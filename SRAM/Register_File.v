==> flow/design.v <==
module Register_File (
    input clk, rst,
    input [3:0] Dest_wb, src_1, src_2,
    input [31:0] dest_wb,
    input WB_WB_EN,
    output [31:0] Val_Rn, Val_Rm
  );
  reg [31:0] RegFile [0:14];
  integer i;
  initial
  begin
    for (i = 0; i < 15 ; i = i + 1 )
      RegFile[i] = i;
  end
  assign Val_Rn = RegFile[src_1];
  assign Val_Rm = RegFile[src_2];
  always @(negedge clk, posedge rst)
  begin
    if (rst)
      for (i = 0; i < 15 ; i = i + 1 )
        RegFile[i] <= i;
    else if (WB_WB_EN)
      RegFile[Dest_wb] <= dest_wb;
  end
endmodule
[Tool chain data of Register_File]
Tool output for the design above, in the order of the flow.
Line numbers count from 1 in the design file above.
Operators: Yosys type, input widths -> output width; for muxes data width and select width s.
Library cell names are shortened.
Not given: -
Set-up
  top module: Register_File
  clock input: clk
  library: sky130hd
  timing corner: tt_025C_1v80

[Word level]
Counts by Yosys on the flattened word-level netlist (proc, flatten, opt, wreduce). Print and check cells are left out. Cells with the same type and inputs are merged into one.
Bit counts
  output and inout port bits: 64
  elaborated cells: 77
  register bits after elaboration: 480
Cells by class
  eq/ne operators: 42
  muxes and demuxes: 2
  reductions and logical operators: 18
Operators by type and width (number)
  $pmux 32 s15: 2
  $eq 4x4->1 const B: 21
  $eq 4x3->1 const B: 12
  $reduce_and 2->1: 15
  $eq 4x2->1 const B: 6
  $eq 4x1->1 const B: 3
  $logic_not 4->1: 3

[Longest topological paths]
Yosys ltp: most cells in a row. Word level: on the elaborated netlist, between registers, memories and ports. Mapped: between sequential cells and ports; inverters and the memories' decode and read muxes count.
Depth
  depth after elaboration: 2
  ABC_AREA: 0
  gate-level depth with buffers: 9

[Mapped cells and area]
Source: synth_stat.txt of the flow (Yosys; design flattened, memories mapped). It holds for the ABC_AREA given above (unset counts as 0); a run with the other value may have another netlist.
Mapped netlist
  cell area after synthesis: 25901.1 um^2
  cells in the netlist: 2303
  flip-flops: 480
Cells by type
  dfrtn_1: number 452, total area 1.13E+04 um^2
  mux2_2: number 495, total area 5.57E+03 um^2
  a22oi_1: number 145, total area 1.09E+03 um^2
  dfstp_2: number 28, total area 735.706 um^2
  mux2i_1: number 66, total area 660.634 um^2
  buf_2: number 112, total area 560.538 um^2
  a21oi_1: number 111, total area 555.533 um^2
  o21ai_0: number 90, total area 450.432 um^2
  nor2_1: number 113, total area 424.157 um^2
  o32a_1: number 38, total area 380.365 um^2
  nand2_1: number 94, total area 352.838 um^2
  clkbuf_1: number 85, total area 319.056 um^2
  o22ai_1: number 41, total area 256.496 um^2
  a22o_1: number 26, total area 227.718 um^2
  a32oi_1: number 25, total area 218.96 um^2
  a221oi_1: number 22, total area 192.685 um^2
  a31oi_1: number 30, total area 187.68 um^2
  o221ai_1: number 20, total area 175.168 um^2
Other cell types: 48; their cells: 310.

Memo
Re: implementation data of Register_File

Design Register_File on sky130hd. What follows are 2 stored runs of the flow, each under its own settings; their order means nothing. The constraints put input and output delay at 20% of the set period each and load the outputs with 0.01 pF.
"finish__power__total" is the tool's figure for a default switching activity; nothing was simulated.

Flow files of run A
==> flow/run.sh <==
#!/bin/bash
# the make line also repeats the synthesis and layout settings of config.mk as NAME=value (left out here)
make -C /OpenROAD-flow-scripts/flow DESIGN_CONFIG=/design/flow/config.mk WORK_HOME=/design/flow/orfs CLKGATE_MAP_FILE= finish
==> flow/config.mk <==
export PLATFORM = sky130hd
export DESIGN_NAME = Register_File
export DESIGN_NICKNAME = Register_File
export VERILOG_FILES = /design/flow/design.v
export SDC_FILE = /design/flow/constraint.sdc
export NUM_CORES = 4
export LEC_CHECK = 0
export CAP_MARGIN = 20
export CORE_MARGIN = 2
export CORE_UTILIZATION = 40
export SLEW_MARGIN = 20
==> flow/constraint.sdc <==
create_clock -name core_clock -period 6.2 [get_ports {clk}]
set_input_delay 1.2400 -clock core_clock [delete_from_list [all_inputs] [get_ports {clk}]]
set_output_delay 1.2400 -clock core_clock [all_outputs]
set_load 0.01 [all_outputs]

report of run A
yosys chip area after synthesis (um^2): 25901.1
finish__design__die__area: 66804.2
finish__design__instance__area__stdcell: 31660.4
finish__design__instance__utilization: 0.4929
finish__timing__setup__ws: -0.295
finish__timing__setup__tns: -6.643
finish__timing__hold__ws: 0.460
finish__power__total: 1.036e-02

Flow files of run B
==> flow/run.sh <==
#!/bin/bash
# the make line also repeats the synthesis and layout settings of config.mk as NAME=value (left out here)
make -C /OpenROAD-flow-scripts/flow DESIGN_CONFIG=/design/flow/config.mk WORK_HOME=/design/flow/orfs CLKGATE_MAP_FILE= finish
==> flow/config.mk <==
export PLATFORM = sky130hd
export DESIGN_NAME = Register_File
export DESIGN_NICKNAME = Register_File
export VERILOG_FILES = /design/flow/design.v
export SDC_FILE = /design/flow/constraint.sdc
export NUM_CORES = 4
export LEC_CHECK = 0
export CAP_MARGIN = 20
export CELL_PAD_IN_SITES_DETAIL_PLACEMENT = 1
export CORE_MARGIN = 2
export CORE_UTILIZATION = 15
export GPL_TIMING_DRIVEN = 0
export SLEW_MARGIN = 35
export TNS_END_PERCENT = 85
==> flow/constraint.sdc <==
create_clock -name core_clock -period 3.13 [get_ports {clk}]
set_input_delay 0.6260 -clock core_clock [delete_from_list [all_inputs] [get_ports {clk}]]
set_output_delay 0.6260 -clock core_clock [all_outputs]
set_load 0.01 [all_outputs]

report of run B
yosys chip area after synthesis (um^2): 25901.1
finish__design__die__area: 176014.0
finish__design__instance__area__stdcell: 36721.5
finish__design__instance__utilization: 0.2141
finish__timing__setup__ws: -1.323
finish__timing__setup__tns: -78.742
finish__timing__hold__ws: 0.466
finish__power__total: 2.306e-02
